==> flow/design.v <==
module tpumac
 #(
    parameter BITS_AB=8,
    parameter BITS_C=16
  )
  (
    input clk, rst_n, WrEn, en,
    input signed [BITS_AB-1:0] Ain,
    input signed [BITS_AB-1:0] Bin,
    input signed [BITS_C-1:0] Cin,
    output reg signed [BITS_AB-1:0] Aout,
    output reg signed [BITS_AB-1:0] Bout,
    output reg signed [BITS_C-1:0] Cout
  );
  always_ff @(posedge clk, negedge rst_n) begin
    if (!rst_n) begin
      Aout <= '0;
      Bout <= '0;
      Cout <= '0;
    end else begin
      if (WrEn) begin
        Cout <= Cin;
      end else if (en) begin
        Aout <= Ain;
        Bout <= Bin;
        Cout <= (Ain * Bin) + Cout;
      end
    end
  end
endmodule
## Step by step through the tools: tpumac

The steps from the RTL of tpumac to its reports follow in flow order.
Line numbers count from 1 in the design file above.
Operators: Yosys type, input widths -> output width; for muxes data width and select width s.
Library cell names are shortened.
Not given: --

- Top module: tpumac
- Clock: clk
- Cell library: sky130hd
- Timing corner: tt_025C_1v80

## Word-level counts

Yosys after proc, flatten, opt, wreduce and memory -nomap, before mapping. Memory bits, and registers merged into a memory's read port (data or address), are not among the register bits. Print and check cells are not counted. Equal cells are merged and count once.

- Register bits: 32
- Input bits: 36
- Output and inout port bits: 32
- Cells after elaboration: 10

- $add $sub $neg: 1
- Muxes and demuxes: 2
- Reductions and logical operators: 2
- Bitwise operators: 1
- Multipliers: 1

Operators with widths:

| operator | number |
|---|---|
| $mul 8x8->16 | 1 |
| $mux 16 | 2 |
| $add 16x16->16 | 1 |
| $reduce_and 2->1 | 1 |
| $reduce_bool 2->1 | 1 |
| $not 1->1 | 1 |

## Logic depth

Yosys ltp: most cells in a row. Word level: on the elaborated netlist, between registers, memories and ports. Mapped: between sequential cells and ports; inverters and the memories' decode and read muxes count.

- Depth in word-level cells: 4
- ABC_AREA: 1
- Mapped depth: 23
- Gate-level depth less buffers: 22

## Netlist

The flow's flattened synthesis, as Yosys stat reports it; memories are mapped. The netlist is that of the ABC_AREA named above (0 if unset); the other value can give another one.

Cells by type:

| cell | number | total area (um^2) |
|---|---|---|
| fa_1 | 71 | 1.42E+03 |
| dfrtp_1 | 32 | 800.768 |
| nand2_1 | 174 | 653.126 |
| inv_1 | 129 | 484.214 |
| ha_1 | 37 | 462.944 |
| nand3_1 | 18 | 90.086 |
| nor2_1 | 21 | 78.826 |
| clkbuf_1 | 16 | 60.058 |
| o21ai_0 | 10 | 50.048 |
| o211ai_1 | 6 | 45.043 |
| a22oi_1 | 5 | 37.536 |
| a21oi_1 | 7 | 35.034 |
| xnor2_1 | 4 | 35.034 |
| buf_2 | 6 | 30.029 |
| nor2_4 | 2 | 22.522 |
| nand4_1 | 3 | 18.768 |
| o21ai_2 | 2 | 17.517 |
| xor2_1 | 2 | 17.517 |

Other cell types: 9; their cells: 11.

- Cell area after synthesis: 4426.7 um^2
- Buffer cells: 22
- Mapped cells: 556
- Mapped flip-flops: 32

## Timing after synthesis

Path of least setup slack by OpenSTA after synthesis, without wires, with an ideal clock, recovery checks aside; 20% of the period is set as input and as output delay. Where synthesis merged equal registers, the netlist keeps one of their names.

- Kind: in2reg
- Start point: input Bin[0]
- End point: register Cout[14]
- Setup slack: 1015 ps
- Arrival time: 5210 ps
- Library setup time: 124 ps
- External input delay: 1270 ps
- Path delay: 4064 ps
- Data required time: 6226 ps
- Clock period: 6350 ps
- Path buffers: 1
- Stages: 18
- Period reached after synthesis: 5335 ps

"path delay" is the arrival time less input delay plus setup time.
"stages": output pins that drive a net of the path, with the launching flip-flop's if there is one; two outputs of one cell count as two.
"period reached after synthesis" = period - worst setup slack (recovery checks aside). The figure is calculated, with input and output delays left at 20% of the set period.
The rows between start and end are the longest chain of elaborated cells between them; the timing report does not say that the signal goes this way. Where chains are equally long, one stands for them.
A line is the first line of the expression or statement that the cell stems from. Yosys adds cells for indexed reads and writes and turns some case tables into memories.
At most two assigning lines are given for a register; there are more.

- Cell sequence: clkbuf_1 nand2_1 inv_1 fa_1 fa_1 fa_1 inv_1 fa_1 inv_1 ha_1 ha_1 inv_1 nor3_1 nand3_1 nand3_1 nand2_1 nand3_1 nand3_1
- Cells in the longest elaborated chain: 4

RTL lines, path after synthesis:

| element | line | text |
|---|---|---|
| start, declared | 9 | `input signed [BITS_AB-1:0] Bin,` |
| $mul 8x8->16 | 26 | `Cout <= (Ain * Bin) + Cout;` |
| $add 16x16->16 | 26 |  |
| $mux 16 | 23 | `end else if (en) begin` |
| $mux 16 | 21 | `if (WrEn) begin` |
| end, assigned | 22 | `Cout <= Cin;` |
| end, assigned | 26 |  |
| end, declared | 13 | `output reg signed [BITS_C-1:0] Cout` |

## Worst path after layout

From the final timing report of entry A: the path of least setup slack in the routed layout; clock arrival at registers is part of the times.
The path's times are printed in steps of 10 ps; the period is the one set.

- Kind: in2reg
- Start point: input Bin[0]
- End point: register Cout[10]
- Clock period: 5240 ps
- Data required time: 5390 ps
- Library setup time: 140 ps
- External input delay: 1050 ps
- Path buffers: 2
- Arrival time: 5080 ps
- Stages: 15
- Setup slack: 310 ps

The rows between start and end are the longest chain of elaborated cells between them; the timing report does not say that the signal goes this way. Where chains are equally long, one stands for them.
At most two assigning lines are given for a register; there are more.

- Cell sequence: clkbuf_4 nand2_4 buf_6 fa_2 inv_2 fa_1 fa_1 fa_1 fa_2 ha_4 a21oi_4 o21ai_2 a21oi_2 xor2_1 o21ai_1
- Cells in the longest elaborated chain: 4

RTL lines, path after layout:

| element | line | text |
|---|---|---|
| start, declared | 9 | `input signed [BITS_AB-1:0] Bin,` |
| $mul 8x8->16 | 26 | `Cout <= (Ain * Bin) + Cout;` |
| $add 16x16->16 | 26 |  |
| $mux 16 | 23 | `end else if (en) begin` |
| $mux 16 | 21 | `if (WrEn) begin` |
| end, assigned | 22 | `Cout <= Cin;` |
| end, assigned | 26 |  |
| end, declared | 13 | `output reg signed [BITS_C-1:0] Cout` |

FLOW RESULTS
============

Module tpumac, platform sky130hd: 2 stored runs of the flow (Yosys, OpenROAD) with differing settings, in no particular order. Input and output delays are each 20% of the period that was set; the output load is 0.01 pF.
"reached clock period" is the run's clock period less its worst setup slack. It is reckoned from that one timing run; input and output delays stay at 20% of the period that was set.
A setting shown as -- is not set for that run.
Among the results, -- means that no value is shown for the run.

| item | entry A | entry B |
|---|---|---|
| period_ns | 5.24 | 5.97 |
| CORE_UTILIZATION | 30 | 48 |
| SETUP_SLACK_MARGIN | 1.41 | 0.18 |
| PLACE_DENSITY | 0.67 | -- |
| HOLD_SLACK_MARGIN | 0.19 | -- |
| CORE_ASPECT_RATIO | 0.54 | -- |
| CELL_PAD_IN_SITES_GLOBAL_PLACEMENT | 3 | 3 |
| CELL_PAD_IN_SITES_DETAIL_PLACEMENT | 2 | -- |
| TNS_END_PERCENT | 40 | -- |
| ABC_AREA | 1 | -- |
| GPL_TIMING_DRIVEN | 1 | 1 |
| SLEW_MARGIN | 40 | 20 |
| MAX_ROUTING_LAYER | met5 | -- |
| CAP_MARGIN | 20 | 20 |
| CORE_MARGIN | 2 | 2 |
| PLACE_DENSITY_LB_ADDON | -- | 0.09 |
| GPL_ROUTABILITY_DRIVEN | -- | 1 |
| CTS_CLUSTER_DIAMETER | -- | 43 |
| MIN_ROUTING_LAYER | -- | met1 |
| area of the synthesized netlist (um^2) | 4426.7 | -- |
| total die area (um^2) | 15790.2 | -- |
| standard-cell area after layout (um^2) | 6205.9 | -- |
| setup slack of the worst path (ps) | 307 | -- |
| sum of negative setup slack (ps) | 0 | -- |
| reached clock period (ps) | 4933 | -- |

Entry B: did not finish, placement stopped with FLW-0024
